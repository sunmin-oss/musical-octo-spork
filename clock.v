==> flow/design.v <==
module clock (
    input CLOCK_50,          
    input [3:0] KEY,         
    input [17:0] SW,         
    output reg LCD_EN,      
    output reg LCD_RS,      
    output reg LCD_RW,      
    output [7:0] LCD_DATA,  
    output reg [17:0] LEDR, 
    output reg [8:0] LEDG,  
    output reg [6:0] HEX0,   
    output reg [6:0] HEX1,   
    output reg [6:0] HEX2,   
    output reg [6:0] HEX3,   
    output reg [6:0] HEX4,   
    output reg [6:0] HEX5    
);
    reg [31:0] clk_divider;      
    reg [1:0] mode;              
    reg timer_running;           
    reg [5:0] clock_seconds;
    reg [5:0] clock_minutes;
    reg [4:0] clock_hours;
    reg [5:0] timer_seconds;
    reg [5:0] timer_minutes;
    reg [4:0] timer_hours;
    reg [7:0] lcd_data_out;
    reg [3:0] lcd_state;
    reg [19:0] lcd_delay;
    assign LCD_DATA = (LCD_RW) ? 8'hzz : lcd_data_out;
    initial begin
        mode = 2'b00;
        timer_running = 0;
        clock_hours = 5'd11;     
        clock_minutes = 6'd04;
        clock_seconds = 6'd42;
        timer_hours = 0;
        timer_minutes = 0;
        timer_seconds = 0;
    end
    always @(posedge CLOCK_50 or negedge KEY[0]) begin
        if (!KEY[0]) begin
            clk_divider <= 0;
        end else begin
            if (clk_divider >= 50000000 - 1)
                clk_divider <= 0;
            else
                clk_divider <= clk_divider + 1;
        end
    end
    always @(posedge CLOCK_50 or negedge KEY[0]) begin
        if (!KEY[0]) begin
            mode <= 2'b00;
            timer_running <= 0;
            clock_hours <= 5'd11;
            clock_minutes <= 6'd04;
            clock_seconds <= 6'd42;
            timer_hours <= 0;
            timer_minutes <= 0;
            timer_seconds <= 0;
        end else begin
            if (!KEY[1] && !timer_running) begin
                mode <= mode + 1;
                if (mode == 2'b10) mode <= 2'b00;
            end
            if (!KEY[2] && mode == 2'b01) begin
                timer_running <= !timer_running;
            end
            if (!KEY[3] && mode == 2'b01) begin
                timer_hours <= 0;
                timer_minutes <= 0;
                timer_seconds <= 0;
                timer_running <= 0;
            end
            if (clk_divider == 0) begin
                if (mode == 2'b00) begin
                    if (clock_seconds == 59) begin
                        clock_seconds <= 0;
                        if (clock_minutes == 59) begin
                            clock_minutes <= 0;
                            if (clock_hours == 23)
                                clock_hours <= 0;
                            else
                                clock_hours <= clock_hours + 1;
                        end else
                            clock_minutes <= clock_minutes + 1;
                    end else
                        clock_seconds <= clock_seconds + 1;
                end
                if (mode == 2'b01 && timer_running) begin
                    if (timer_seconds == 59) begin
                        timer_seconds <= 0;
                        if (timer_minutes == 59) begin
                            timer_minutes <= 0;
                            if (timer_hours == 23)
                                timer_hours <= 0;
                            else
                                timer_hours <= timer_hours + 1;
                        end else
                            timer_minutes <= timer_minutes + 1;
                    end else
                        timer_seconds <= timer_seconds + 1;
                end
            end
        end
    end
    always @(posedge CLOCK_50) begin
        case (mode)
            2'b00: begin   
                LEDG <= 9'b000000001;
                LEDR <= (1 << clock_seconds[4:0]);
            end
            2'b01: begin   
                LEDG <= timer_running ? 9'b000000010 : 9'b000000100;
                LEDR <= (1 << timer_seconds[4:0]);
            end
            2'b10: begin   
                LEDG <= 9'b000001000;
                LEDR <= SW;
            end
        endcase
    end
    function [6:0] seven_seg;
        input [3:0] digit;
        begin
            case (digit)
                4'h0: seven_seg = 7'b1000000;
                4'h1: seven_seg = 7'b1111001;
                4'h2: seven_seg = 7'b0100100;
                4'h3: seven_seg = 7'b0110000;
                4'h4: seven_seg = 7'b0011001;
                4'h5: seven_seg = 7'b0010010;
                4'h6: seven_seg = 7'b0000010;
                4'h7: seven_seg = 7'b1111000;
                4'h8: seven_seg = 7'b0000000;
                4'h9: seven_seg = 7'b0010000;
                default: seven_seg = 7'b1111111;
            endcase
        end
    endfunction
    always @(posedge CLOCK_50) begin
        case (mode)
            2'b00: begin   
                HEX0 <= seven_seg(clock_seconds % 10);
                HEX1 <= seven_seg(clock_seconds / 10);
                HEX2 <= seven_seg(clock_minutes % 10);
                HEX3 <= seven_seg(clock_minutes / 10);
                HEX4 <= seven_seg(clock_hours % 10);
                HEX5 <= seven_seg(clock_hours / 10);
            end
            2'b01: begin   
                HEX0 <= seven_seg(timer_seconds % 10);
                HEX1 <= seven_seg(timer_seconds / 10);
                HEX2 <= seven_seg(timer_minutes % 10);
                HEX3 <= seven_seg(timer_minutes / 10);
                HEX4 <= seven_seg(timer_hours % 10);
                HEX5 <= seven_seg(timer_hours / 10);
            end
        endcase
    end
    parameter INIT      = 8'h00;   
    parameter INIT_WAIT = 8'h01;   
    parameter READY     = 8'h02;   
    parameter WRITE_CMD = 8'h03;   
    parameter WRITE_DATA = 8'h04;  
    parameter DELAY     = 8'h05;   
    parameter LCD_INIT1  = 8'h38;   
    parameter LCD_INIT2  = 8'h0C;   
    parameter LCD_INIT3  = 8'h06;   
    parameter LCD_INIT4  = 8'h01;   
    parameter LCD_INIT5  = 8'h80;   
    always @(posedge CLOCK_50 or negedge KEY[0]) begin
        if (!KEY[0]) begin
            lcd_state <= INIT;
            LCD_EN <= 0;
            LCD_RS <= 0;
            LCD_RW <= 0;
            delay_cnt <= 0;
            lcd_data_out <= 8'h00;
        end else begin
            case (lcd_state)
                INIT: begin
                    case (delay_cnt[19:17])
                        3'b000: begin
                            LCD_EN <= 0;
                            LCD_RS <= 0;
                            LCD_RW <= 0;
                            lcd_data_out <= LCD_INIT1;
                            if (delay_cnt[16:0] == 17'h1FFFF) begin
                                LCD_EN <= 1;
                                delay_cnt <= delay_cnt + 1;
                            end else begin
                                delay_cnt <= delay_cnt + 1;
                            end
                        end
                        3'b001: begin
                            LCD_EN <= 0;
                            lcd_data_out <= LCD_INIT2;
                            if (delay_cnt[16:0] == 17'h1FFFF) begin
                                LCD_EN <= 1;
                                delay_cnt <= delay_cnt + 1;
                            end else begin
                                delay_cnt <= delay_cnt + 1;
                            end
                        end
                        3'b010: begin
                            LCD_EN <= 0;
                            lcd_data_out <= LCD_INIT3;
                            if (delay_cnt[16:0] == 17'h1FFFF) begin
                                LCD_EN <= 1;
                                delay_cnt <= delay_cnt + 1;
                            end else begin
                                delay_cnt <= delay_cnt + 1;
                            end
                        end
                        3'b011: begin
                            LCD_EN <= 0;
                            lcd_data_out <= LCD_INIT4;
                            if (delay_cnt[16:0] == 17'h1FFFF) begin
                                LCD_EN <= 1;
                                delay_cnt <= delay_cnt + 1;
                            end else begin
                                delay_cnt <= delay_cnt + 1;
                            end
                        end
                        3'b100: begin
                            LCD_EN <= 0;
                            lcd_data_out <= LCD_INIT5;
                            if (delay_cnt[16:0] == 17'h1FFFF) begin
                                LCD_EN <= 1;
                                lcd_state <= READY;
                                delay_cnt <= 0;
                            end else begin
                                delay_cnt <= delay_cnt + 1;
                            end
                        end
                        default: delay_cnt <= delay_cnt + 1;
                    endcase
                end
                READY: begin
                    LCD_EN <= 0;
                    if (delay_cnt == 20'hFFFFF) begin
                        LCD_RS <= 0;
                        LCD_RW <= 0;
                        lcd_data_out <= 8'h80;   
                        lcd_state <= WRITE_CMD;
                        delay_cnt <= 0;
                    end else begin
                        delay_cnt <= delay_cnt + 1;
                    end
                end
                WRITE_CMD: begin
                    if (delay_cnt < 20'hFFFF) begin
                        LCD_EN <= 1;
                        delay_cnt <= delay_cnt + 1;
                    end else begin
                        LCD_EN <= 0;
                        LCD_RS <= 1;   
                        lcd_state <= WRITE_DATA;
                        delay_cnt <= 0;
                    end
                end
                WRITE_DATA: begin
                    case (delay_cnt[19:16])
                        4'h0: begin   
                            LCD_RS <= 0;
                            lcd_data_out <= 8'h80;
                        end
                        4'h1: begin
                            LCD_RS <= 1;
                            case (mode)
                                2'b00: lcd_data_out <= "C";   
                                2'b01: lcd_data_out <= timer_running ? "R" : "S";   
                                2'b10: lcd_data_out <= "M";   
                            endcase
                        end
                        4'h2: begin   
                            LCD_RS <= 0;
                            lcd_data_out <= 8'hC0;
                        end
                        4'h3: begin   
                            LCD_RS <= 1;
                            case (mode)
                                2'b00: begin   
                                    case (delay_cnt[18:16])
                                        3'b000: lcd_data_out <= ((clock_hours / 10) + 8'h30);
                                        3'b001: lcd_data_out <= ((clock_hours % 10) + 8'h30);
                                        3'b010: lcd_data_out <= 8'h3A;   
                                        3'b011: lcd_data_out <= ((clock_minutes / 10) + 8'h30);
                                        3'b100: lcd_data_out <= ((clock_minutes % 10) + 8'h30);
                                        3'b101: lcd_data_out <= 8'h3A;   
                                        3'b110: lcd_data_out <= ((clock_seconds / 10) + 8'h30);
                                        3'b111: lcd_data_out <= ((clock_seconds % 10) + 8'h30);
                                    endcase
                                end
                                2'b01: begin   
                                    case (delay_cnt[18:16])
                                        3'b000: lcd_data_out <= ((timer_hours / 10) + 8'h30);
                                        3'b001: lcd_data_out <= ((timer_hours % 10) + 8'h30);
                                        3'b010: lcd_data_out <= 8'h3A;
                                        3'b011: lcd_data_out <= ((timer_minutes / 10) + 8'h30);
                                        3'b100: lcd_data_out <= ((timer_minutes % 10) + 8'h30);
                                        3'b101: lcd_data_out <= 8'h3A;
                                        3'b110: lcd_data_out <= ((timer_seconds / 10) + 8'h30);
                                        3'b111: lcd_data_out <= ((timer_seconds % 10) + 8'h30);
                                    endcase
                                end
                                2'b10: begin   
                                    case (delay_cnt[18:16])
                                        3'b000: lcd_data_out <= "S";
                                        3'b001: lcd_data_out <= "E";
                                        3'b010: lcd_data_out <= "T";
                                        3'b011: lcd_data_out <= " ";
                                        3'b100: lcd_data_out <= ("0" + set_position);
                                        default: lcd_data_out <= " ";
                                    endcase
                                end
                            endcase
                        end
                        default: begin
                            lcd_state <= DELAY;
                            LCD_EN <= 0;
                        end
                    endcase
                    if (delay_cnt[15:0] < 16'hFFFF) begin
                        LCD_EN <= 1;
                        delay_cnt <= delay_cnt + 1;
                    end else begin
                        LCD_EN <= 0;
                        delay_cnt <= delay_cnt + 1;
                    end
                end
                DELAY: begin
                    LCD_EN <= 0;
                    if (delay_cnt < 20'hFFFFF)
                        delay_cnt <= delay_cnt + 1;
                    else begin
                        lcd_state <= READY;
                        delay_cnt <= 0;
                    end
                end
                default: lcd_state <= INIT;
            endcase
        end
    end
endmodule
* Reports on clock *
The steps from the RTL of clock to its reports follow in flow order.
Line numbers count from 1 in the design file above.
Operators: Yosys type, input widths -> output width; for muxes data width and select width s.
The mark n/a stands for no value.

inputs
  top module = clock
  clock input = CLOCK_50
  standard-cell library = sky130hd
  library corner = tt_025C_1v80

* After elaboration *
Counts by Yosys on the flattened word-level netlist (proc, flatten, opt, wreduce; memories kept). Register bits leave out memories and registers merged into their read ports (data or address). Print and check cells are left out. Cells with the same type and inputs are merged into one.
Memory sizes are those after Yosys's memory passes, which may raise the word count (mostly to a power of two), join words into wider ones and drop unused or constant bits.

storage and ports
  memory cells = 12
  output and inout port bits = 80
  bits in read-only memories = 1344
  word-level cells = 138
  bits in registers = 145
  input bits = 23

operators by class
  bitwise operators = 2
  add/subtract/negate cells = 9
  shift operators = 2
  reduce/logical cells = 24
  magnitude comparators = 3
  divide/modulo/power cells = 12
  equality and inequality tests = 14
  mux-type cells = 39

memory list
  memory           words  width  read ports  write ports  RTL line  source
  (no name shown)  16     7      1           0            126       case (digit)
  (no name shown)  16     7      1           0            126
  (no name shown)  16     7      1           0            126
  (no name shown)  16     7      1           0            126
  (no name shown)  16     7      1           0            126
  (no name shown)  16     7      1           0            126

Memories not listed: 6.

operators with widths
  kind                   number
  $div 6x4->32 const B   4
  $mod 6x4->32 const B   4
  $div 5x4->32 const B   2
  $mod 5x4->32 const B   2
  $pmux 7 s2             6
  $mux 6                 11
  $pmux 18 s3            1
  $shl 2x5->18 const A   2
  $mux 5                 7
  $add 32x1->32 const B  1
  $ge 32x26->1 const B   1
  $logic_not 32->1       1
  $mux 32                1
  $pmux 9 s3             1
  $add 6x1->6 const B    4
  $eq 6x6->1 const B     4
  $lt 1x20->1 const B    1
  $lt 1x16->1 const B    1
  $pmux 4 s4             1
  $add 5x1->5 const B    2
  $eq 5x5->1 const B     2
  $reduce_bool 3->1      3
  $eq 4x2->1 const B     2
  $eq 4x3->1 const B     2
  $mux 4                 2
  $reduce_and 3->1       2
  $mux 1                 5
  $logic_and 1x1->1      4

Not listed: further kinds 18, cells in them 26.

* Depth *
Yosys ltp: most cells in a row. Word level: on the elaborated netlist, between registers, memories and ports. Mapped: between sequential cells and ports; inverters and the memories' decode and read muxes count.

logic depth
  depth in word-level cells = 7
  ABC_AREA = 0
  gate-level depth with buffers = 17
  mapped depth without buffers = 16

* Netlist *
Source: synth_stat.txt of the flow (Yosys; design flattened, memories mapped). It holds for the ABC_AREA given above (unset counts as 0); a run with the other value may have another netlist.

cell types
  type                       number  area in all (um^2)
  sky130_fd_sc_hd__edfxtp_1  62      1.86E+03
  sky130_fd_sc_hd__dfrtp_1   62      1.55E+03
  sky130_fd_sc_hd__ha_1      89      1.11E+03
  sky130_fd_sc_hd__nor2_1    110     412.896
  sky130_fd_sc_hd__nand2_1   106     397.882
  sky130_fd_sc_hd__o21ai_0   69      345.331
  sky130_fd_sc_hd__a21oi_1   59      295.283
  sky130_fd_sc_hd__xnor2_1   27      236.477
  sky130_fd_sc_hd__inv_1     62      232.723
  sky130_fd_sc_hd__mux2i_1   21      210.202
  sky130_fd_sc_hd__nand3_1   41      205.197
  sky130_fd_sc_hd__dfstp_2   7       183.926
  sky130_fd_sc_hd__a22o_1    18      157.651
  sky130_fd_sc_hd__xor2_1    18      157.651
  sky130_fd_sc_hd__buf_4     18      135.13
  sky130_fd_sc_hd__nand2b_1  20      125.12
  sky130_fd_sc_hd__nor2b_1   20      125.12
  sky130_fd_sc_hd__o31ai_1   15      112.608

Other cell types: 68; their cells: 274.

synthesis totals
  buffers = 63
  cell count = 1098
  synthesis area = 0.0098006 mm^2
  flip-flops = 131

* Timing after synthesis *
Path of least setup slack by OpenSTA after synthesis, without wires, with an ideal clock, recovery checks aside; 20% of the period is set as input and as output delay. Where synthesis merged equal registers, the netlist keeps one of their names.

path after synthesis
  kind = register to register
  start = register clock_minutes[3]
  end = register HEX2[0]
  slack = -0.052 ns
  stages = 16
  arrival = 3.272 ns
  clock period = 3.4 ns
  required time = 3.220 ns
  setup time = 0.180 ns
  delay of the path = 3.452 ns
  buffers on the path = 0
  period reached after synthesis = 3.452 ns

"delay of the path" is the arrival time less input delay plus setup time.
"stages" counts driving pins, that of a launching flip-flop among them; a cell with two outputs on the path counts twice.
"period reached after synthesis" = period - worst setup slack (recovery checks aside). The figure is calculated, with input and output delays left at 20% of the set period.
The rows between start and end are the longest chain of elaborated cells between them; the timing report does not say that the signal goes this way. Where chains are equally long, one stands for them.
Each line given opens the expression or statement behind the cell; cells for indexed reads and writes are added by Yosys, which also makes memories of some case tables.
A memory read counts as a cell of the chain, while the word-level depth stops at memories.
At most two assigning lines are given for a register; there are more.

between the ends, after synthesis
  cell sequence = sky130_fd_sc_hd__dfrtp_1 > sky130_fd_sc_hd__nor2_1 > sky130_fd_sc_hd__inv_1 > sky130_fd_sc_hd__ha_1 > sky130_fd_sc_hd__nand2b_1 > sky130_fd_sc_hd__o21ai_1 > sky130_fd_sc_hd__o21ai_2 > sky130_fd_sc_hd__inv_2 > sky130_fd_sc_hd__xnor2_1 > sky130_fd_sc_hd__ha_1 > sky130_fd_sc_hd__or2_2 > sky130_fd_sc_hd__o311ai_1 > sky130_fd_sc_hd__and3b_1 > sky130_fd_sc_hd__nor2_4 > sky130_fd_sc_hd__a21boi_1 > sky130_fd_sc_hd__a221oi_1
  length of the longest elaborated chain = 3

RTL lines, path after synthesis
  element        RTL line  source
  from (decl)    22        reg [5:0] clock_minutes;
  from (assign)  56        clock_minutes <= 6'd04;
  from (assign)  86        clock_minutes <= clock_minutes + 1;
  $mod 6x4->32   146       HEX2 <= seven_seg(clock_minutes % 10);
  $mem_v2 16x7   126       case (digit)
  $pmux 7 s2     142       case (mode)
  to (assign)    146
  to (assign)    154       HEX2 <= seven_seg(timer_minutes % 10);
  to (decl)      13        output reg [6:0] HEX2,

* Timing after layout *
Path of least setup slack in the final report of flow run A (OpenROAD, finished layout, wires in). Where an end is a register, its clock arrival counts in the times.

path after layout
  kind = register to register
  start = register timer_minutes[4]
  end = register HEX2[3]
  stages = 15
  slack = 0.17 ns
  setup time = 0.26 ns
  required time = 3.80 ns
  clock period = 3.64 ns
  buffers on the path = 0
  arrival = 3.63 ns

The rows between start and end are the longest chain of elaborated cells between them; the timing report does not say that the signal goes this way. Where chains are equally long, one stands for them.
A memory read counts as a cell of the chain, while the word-level depth stops at memories.
At most two assigning lines are given for a register; there are more.

between the ends, after layout
  cell sequence = sky130_fd_sc_hd__dfrtp_2 > sky130_fd_sc_hd__nor2_2 > sky130_fd_sc_hd__inv_1 > sky130_fd_sc_hd__ha_1 > sky130_fd_sc_hd__nand2b_1 > sky130_fd_sc_hd__o21ai_1 > sky130_fd_sc_hd__nand3_1 > sky130_fd_sc_hd__inv_2 > sky130_fd_sc_hd__xnor2_1 > sky130_fd_sc_hd__ha_1 > sky130_fd_sc_hd__a211oi_1 > sky130_fd_sc_hd__a211o_1 > sky130_fd_sc_hd__mux2_2 > sky130_fd_sc_hd__a21oi_1 > sky130_fd_sc_hd__a221oi_2
  length of the longest elaborated chain = 3

RTL lines, path after layout
  element        RTL line  source
  from (decl)    25        reg [5:0] timer_minutes;
  from (assign)  59        timer_minutes <= 0;
  from (assign)  100       timer_minutes <= timer_minutes + 1;
  $mod 6x4->32   154       HEX2 <= seven_seg(timer_minutes % 10);
  $mem_v2 16x7   126       case (digit)
  $pmux 7 s2     142       case (mode)
  to (assign)    146       HEX2 <= seven_seg(clock_minutes % 10);
  to (assign)    154
  to (decl)      13        output reg [6:0] HEX2,

Data sheet: physical implementation of clock

Record of 2 stored runs of the RTL-to-layout flow on clock, platform sky130hd. The runs are unordered. Constraints: input delay and output delay 20% of the set period each, output load 0.01 pF.
"reached clock period" = clock period - worst setup slack. The figure is calculated, with input and output delays left at 20% of the set period.
By "time used up by the worst setup path" is meant the share of the clock period that the worst setup path is allowed (20% is reserved at inputs, 20% at outputs), minus its slack. Clock arrival times at its registers enter into it.
"power consumption" rests on the timing tool's default activity at the inputs, not on a simulated workload.
Settings: n/a = not set for that run.
Among the results, n/a means that no value is shown for the run.

name                                       flow run A            flow run B
period_ns                                  3.64                  3.93
CORE_UTILIZATION                           70                    68
CAP_MARGIN                                 20                    20
CORE_MARGIN                                2                     2
SLEW_MARGIN                                20                    40
SETUP_SLACK_MARGIN                         n/a                   0.67
CORE_ASPECT_RATIO                          n/a                   1.82
CELL_PAD_IN_SITES_GLOBAL_PLACEMENT         n/a                   1
GPL_ROUTABILITY_DRIVEN                     n/a                   1
CTS_CLUSTER_DIAMETER                       n/a                   135
MAX_ROUTING_LAYER                          n/a                   met4
time used up by the worst setup path (ns)  3.47                  n/a
kind of the worst setup path               register to register  n/a
overall die area (mm^2)                    0.0149634             n/a
power consumption (W)                      0.005847              n/a
reached clock period (ns)                  3.468                 n/a
area of the synthesized netlist (mm^2)     0.0098006             n/a
setup slack of the worst path (ns)         0.172                 n/a
standard-cell area after layout (mm^2)     0.0116262             n/a
total negative setup slack (ns)            0.000                 n/a

Flow run B: not finished: placement ended with error GPL-0301
